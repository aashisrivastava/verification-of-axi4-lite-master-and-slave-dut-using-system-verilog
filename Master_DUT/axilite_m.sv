==> flow/design.v <==
`timescale 1ns/1ps
module axilite_m (
    input  wire         m_axi_aclk,
    input  wire         m_axi_aresetn,
    output reg          m_axi_awvalid,
    input  wire         m_axi_awready,
    output reg  [31:0]  m_axi_awaddr,
    output reg          m_axi_wvalid,
    input  wire         m_axi_wready,
    output reg  [31:0]  m_axi_wdata,
    output reg  [3:0]   m_axi_wstrb,   
    input  wire         m_axi_bvalid,
    output reg          m_axi_bready,
    input  wire [1:0]   m_axi_bresp,
    output reg          m_axi_arvalid,
    input  wire         m_axi_arready,
    output reg  [31:0]  m_axi_araddr,
    input  wire         m_axi_rvalid,
    output reg          m_axi_rready,
    input  wire [31:0]  m_axi_rdata,
    input  wire [1:0]   m_axi_rresp,
    input wire          start_write,
    input wire          start_read,
    input wire [31:0]   write_addr,
    input wire [31:0]   write_data,
    input wire [3:0]    write_strb,  
    input wire [31:0]   read_addr,
    output reg [31:0]   read_data,
    output reg          done
);
localparam IDLE        = 0,
           SEND_AW     = 1,
           SEND_W      = 2,
           WAIT_B      = 3,
           SEND_AR     = 4,
           WAIT_R      = 5;
reg [2:0] state = IDLE;
always @(posedge m_axi_aclk or negedge m_axi_aresetn) begin
    if (!m_axi_aresetn) begin
        state         <= IDLE;
        m_axi_awvalid <= 0;
        m_axi_awaddr  <= 0;
        m_axi_wvalid  <= 0;
        m_axi_wdata   <= 0;
        m_axi_wstrb   <= 0;   
        m_axi_bready  <= 0;
        m_axi_arvalid <= 0;
        m_axi_araddr  <= 0;
        m_axi_rready  <= 0;
        read_data     <= 0;
        done          <= 0;
    end else begin
        case (state)
            IDLE: begin
                done <= 0;
                if (start_write) begin
                    m_axi_awvalid <= 1;
                    m_axi_awaddr  <= write_addr;
                    state         <= SEND_AW;
                end else if (start_read) begin
                    m_axi_arvalid <= 1;
                    m_axi_araddr  <= read_addr;
                    state         <= SEND_AR;
                end
            end
            SEND_AW: begin
                if (m_axi_awready) begin
                    m_axi_awvalid <= 0;
                    m_axi_wvalid  <= 1;
                    m_axi_wdata   <= write_data;
                    m_axi_wstrb   <= write_strb;   
                    state         <= SEND_W;
                end
            end
            SEND_W: begin
                if (m_axi_wready) begin
                    m_axi_wvalid <= 0;
                    m_axi_bready <= 1;
                    state        <= WAIT_B;
                end
            end
            WAIT_B: begin
                if (m_axi_bvalid) begin
                    m_axi_bready <= 0;
                    done         <= 1;
                    state        <= IDLE;
                end
            end
            SEND_AR: begin
                if (m_axi_arready) begin
                    m_axi_arvalid <= 0;
                    m_axi_rready  <= 1;
                    state         <= WAIT_R;
                end
            end
            WAIT_R: begin
                if (m_axi_rvalid) begin
                    m_axi_rready <= 0;
                    read_data    <= m_axi_rdata;
                    done         <= 1;
                    state        <= IDLE;
                end
            end
            default: state <= IDLE;
        endcase
    end
end
endmodule
interface axi_if;
  logic clk, resetn;
  logic awvalid, awready;
  logic [31:0] awaddr;
  logic wvalid, wready;
  logic [31:0] wdata;
  logic [3:0]  wstrb; 
  logic bready, bvalid;
  logic [1:0] wresp;
  logic arvalid, arready;
  logic [31:0] araddr;
  logic rvalid, rready;
  logic [31:0] rdata;
  logic [1:0]  rresp;
   logic         start_write;
   logic          start_read;
   logic [31:0]   write_addr;
   logic [31:0]   write_data;
   logic [3:0]    write_strb;  
   logic [31:0]   read_addr;
   logic [31:0]   read_data;
   logic          done;
endinterface
## Step by step through the tools: axilite_m

The steps from the RTL of axilite_m to its reports follow in flow order.
Lines are those of the file above, counted from 1.
Operators carry their Yosys type and port widths (W data, S select, Z words).
Cell names lack the library's common part.
The mark n/a stands for no value.

- Top module: axilite_m
- Clock: m_axi_aclk
- Standard-cell library: sky130hd
- Corner: tt_025C_1v80

## Word level

Source: Yosys, flattened and elaborated, memories not mapped. Widths are those after wreduce. Registers that Yosys merges into a memory's read port (data or address) are not register bits. Print and check cells do not count. Equal cells are merged and count once.

- Cells after elaboration: 72
- Input bits: 145
- Clocked read ports x word width: 0
- Memory cells: 0
- Bits in read-only memories: 0
- Output and inout bits: 138
- Latch bits: 0
- Memory bits (writable): 0
- Register bits after elaboration: 141

- Equal/unequal tests: 14
- Bitwise gates (word level): 1
- Div/mod/pow operators: 0
- Multiplexer cells: 27
- Reduce/logical cells: 18
- Magnitude comparators: 0
- Add/subtract/negate cells: 0
- Shift-type cells: 0
- Multiply operators: 0

Operators by type and width:

| operator | number |
|---|---|
| $mux W3 | 7 |
| $reduce_and A3 Y1 | 6 |
| $pmux W3 S6 | 1 |
| $ne A2 B2 Y1 const B | 8 |
| $mux W1 | 13 |
| $reduce_bool A2 Y1 | 5 |
| $pmux W1 S2 | 5 |
| $reduce_and A2 Y1 | 3 |
| $eq A3 B2 Y1 const B | 2 |
| $eq A3 B3 Y1 const B | 2 |
| $reduce_and A6 Y1 | 1 |
| $reduce_and A4 Y1 | 1 |
| $eq A3 B1 Y1 const B | 1 |
| $ne A3 B3 Y1 const B | 1 |
| $logic_not A3 Y1 | 1 |
| $reduce_bool A3 Y1 | 1 |
| $pmux W1 S3 | 1 |
| $not A1 Y1 | 1 |

## Longest topological paths

Longest topological path by Yosys (ltp), each cell counted once; first at word level (registers and memories cut), then after technology mapping (sequential cells cut; the memories' decode and read muxes count).

- Word-level depth: 3
- ABC_AREA: 0
- Depth in mapped cells: 7
- Mapped depth without buffers: 4

## Netlist

Yosys stat after the flow's synthesis: flattened, memories mapped to cells. It holds for the ABC_AREA given above (unset counts as 0); a run with the other value may have another netlist.
Totals and module areas in this step are rounded.

- Synthesis area: 5610 µm²
- Mapped flip-flops: 141
- Cells in the netlist: 338
- Buffer cells: 17
- Sequential part of the area: 3528 µm²

Cell types:

| cell type | number | area in all (µm²) |
|---|---|---|
| dfrtp_1 | 141 | 3.53E+03 |
| mux2_2 | 94 | 1.06E+03 |
| mux2_4 | 30 | 450.432 |
| mux2_1 | 9 | 101.347 |
| buf_6 | 5 | 56.304 |
| buf_12 | 2 | 40.038 |
| a21oi_1 | 6 | 30.029 |
| buf_2 | 6 | 30.029 |
| buf_8 | 2 | 30.029 |
| nand2_1 | 7 | 26.275 |
| nor2_8 | 1 | 20.019 |
| nor3_4 | 1 | 16.266 |
| nor2_1 | 4 | 15.014 |
| nor3b_1 | 2 | 15.014 |
| o21ai_0 | 3 | 15.014 |
| nor2b_4 | 1 | 13.763 |
| nand2_2 | 2 | 12.512 |
| nor2b_1 | 2 | 12.512 |

Not listed: further types 18, cells in them 20.

## Worst setup path after synthesis

Path of least setup slack by OpenSTA after synthesis, without wires, with an ideal clock, recovery checks aside; 20% of the period is set as input and as output delay. Where synthesis merged equal registers, the netlist keeps one of their names.

- Kind: flip-flop to flip-flop
- From: register state[0]
- To: register m_axi_awaddr[22]
- Period: 2130 ps
- Delay of the path: 1539 ps
- Buffers on the path: 3
- Setup slack: 591 ps
- Setup time: 125 ps
- Required time: 2005 ps
- Data arrival time: 1414 ps
- Stages: 7
- Launch time at the first pin: 0 ps
- Synthesis period reached: 1539 ps

"delay of the path" = arrival - input delay + setup time.
"stages": output pins that drive a net of the path, with the launching flip-flop's if there is one; two outputs of one cell count as two.
"synthesis period reached" is the clock period less the worst setup slack; recovery checks do not enter. This is arithmetic on one report: input and output delays are still those of the set period (20% each).
Between the ends stands the longest chain of elaborated cells between them, by number of cells; it is not shown to be the way that was timed. Of several equally long chains one is given.
Each line given opens the expression or statement behind the cell; cells for indexed reads and writes are added by Yosys, which also makes memories of some case tables.
At most two assigning lines are given for a register; there are more.

- Cell sequence: dfrtp_1 > buf_4 > nor3_4 > and2_4 > buf_8 > buf_8 > mux2_4
- Cells in the longest elaborated chain: 2
- Elaborated cells on any way between the ends: 2
- Source lines of those cells: 1
- Those cells by class: reduce/logical: 2

Ends and longest elaborated chain, after synthesis:

| what | line | source |
|---|---|---|
| from (decl) | 37 | `reg [2:0] state = IDLE;` |
| from (assign) | 40 | `state         <= IDLE;` |
| from (assign) | 59 | `state         <= SEND_AW;` |
| $logic_not A3 Y1 | 53 | `case (state)` |
| $reduce_and A2 Y1 | n/a |  |
| to (assign) | 42 | `m_axi_awaddr  <= 0;` |
| to (assign) | 58 | `m_axi_awaddr  <= write_addr;` |
| to (decl) | 7 | `output reg  [31:0]  m_axi_awaddr,` |

## Worst path after layout

Path of least setup slack in the final report of run 1 (OpenROAD, finished layout, wires in). Where an end is a register, its clock arrival counts in the times.
The report prints the path's times to 10 ps; the period is as set.

- Kind: flip-flop to flip-flop
- From: register state[0]
- To: register read_data[24]
- Data arrival time: 1810 ps
- Launch time at the first pin: 410 ps
- Setup slack: 240 ps
- Buffers on the path: 2
- Period: 1750 ps
- Stages: 6
- Required time: 2050 ps
- Setup time: 120 ps

Between the ends stands the longest chain of elaborated cells between them, by number of cells; it is not shown to be the way that was timed. Of several equally long chains one is given.
At most two assigning lines are given for a register; there are more.

- Cell sequence: dfrtp_1 > nor2b_4 > buf_4 > nand3_4 > buf_12 > mux2_2
- Cells in the longest elaborated chain: 2
- Elaborated cells on any way between the ends: 2
- Source lines of those cells: 1
- Those cells by class: eq/ne: 1; reduce/logical: 1

Ends and longest elaborated chain, after layout:

| what | line | source |
|---|---|---|
| from (decl) | 37 | `reg [2:0] state = IDLE;` |
| from (assign) | 40 | `state         <= IDLE;` |
| from (assign) | 59 | `state         <= SEND_AW;` |
| $eq A3 B3 Y1 | 53 | `case (state)` |
| $reduce_and A2 Y1 | n/a |  |
| to (assign) | 50 | `read_data     <= 0;` |
| to (assign) | 99 | `read_data    <= m_axi_rdata;` |
| to (decl) | 28 | `output reg [31:0]   read_data,` |

# Flow runs of axilite_m

Measured results for axilite_m: 2 stored runs of the Yosys and OpenROAD flow on sky130hd. The settings differ; the order carries no meaning. The constraints put input and output delay at 20% of the set period each and load the outputs with 0.01 pF.
"achieved period" = clock period - worst setup slack. The figure is calculated, with input and output delays left at 20% of the set period.
"time on the worst setup path": the worst setup path's part of the clock period (all of it between registers, 20% less for each end at a port) less its slack. A launch clock that arrives late makes it longer, a capture clock that arrives late makes it shorter.
"time on the worst setup path" is known to 10 ps.
The measured numbers are rounded.
Among the settings, - means not set for that run.

| name | run 1 | run 2 |
|---|---|---|
| period_ns | 1.75 | 1.06 |
| SETUP_SLACK_MARGIN | 0.32 | - |
| CAP_MARGIN | 20 | 20 |
| CORE_MARGIN | 2 | 2 |
| CORE_UTILIZATION | 40 | 26 |
| SLEW_MARGIN | 20 | 20 |
| PLACE_DENSITY_LB_ADDON | - | 0.19 |
| ABC_AREA | - | 0 |
| synthesis area (µm²) | 5610 | 5610 |
| die size (µm²) | 14990 | 22770 |
| utilization | 0.686 | 0.488 |
| setup slack of the worst path (ps) | 237 | -441 |
| summed negative setup slack (ps) | 0 | -63850 |
| achieved period (ps) | 1513 | 1501 |
| time on the worst setup path (ps) | 1510 | 1500 |
| kind of the worst setup path | flip-flop to flip-flop | flip-flop to flip-flop |
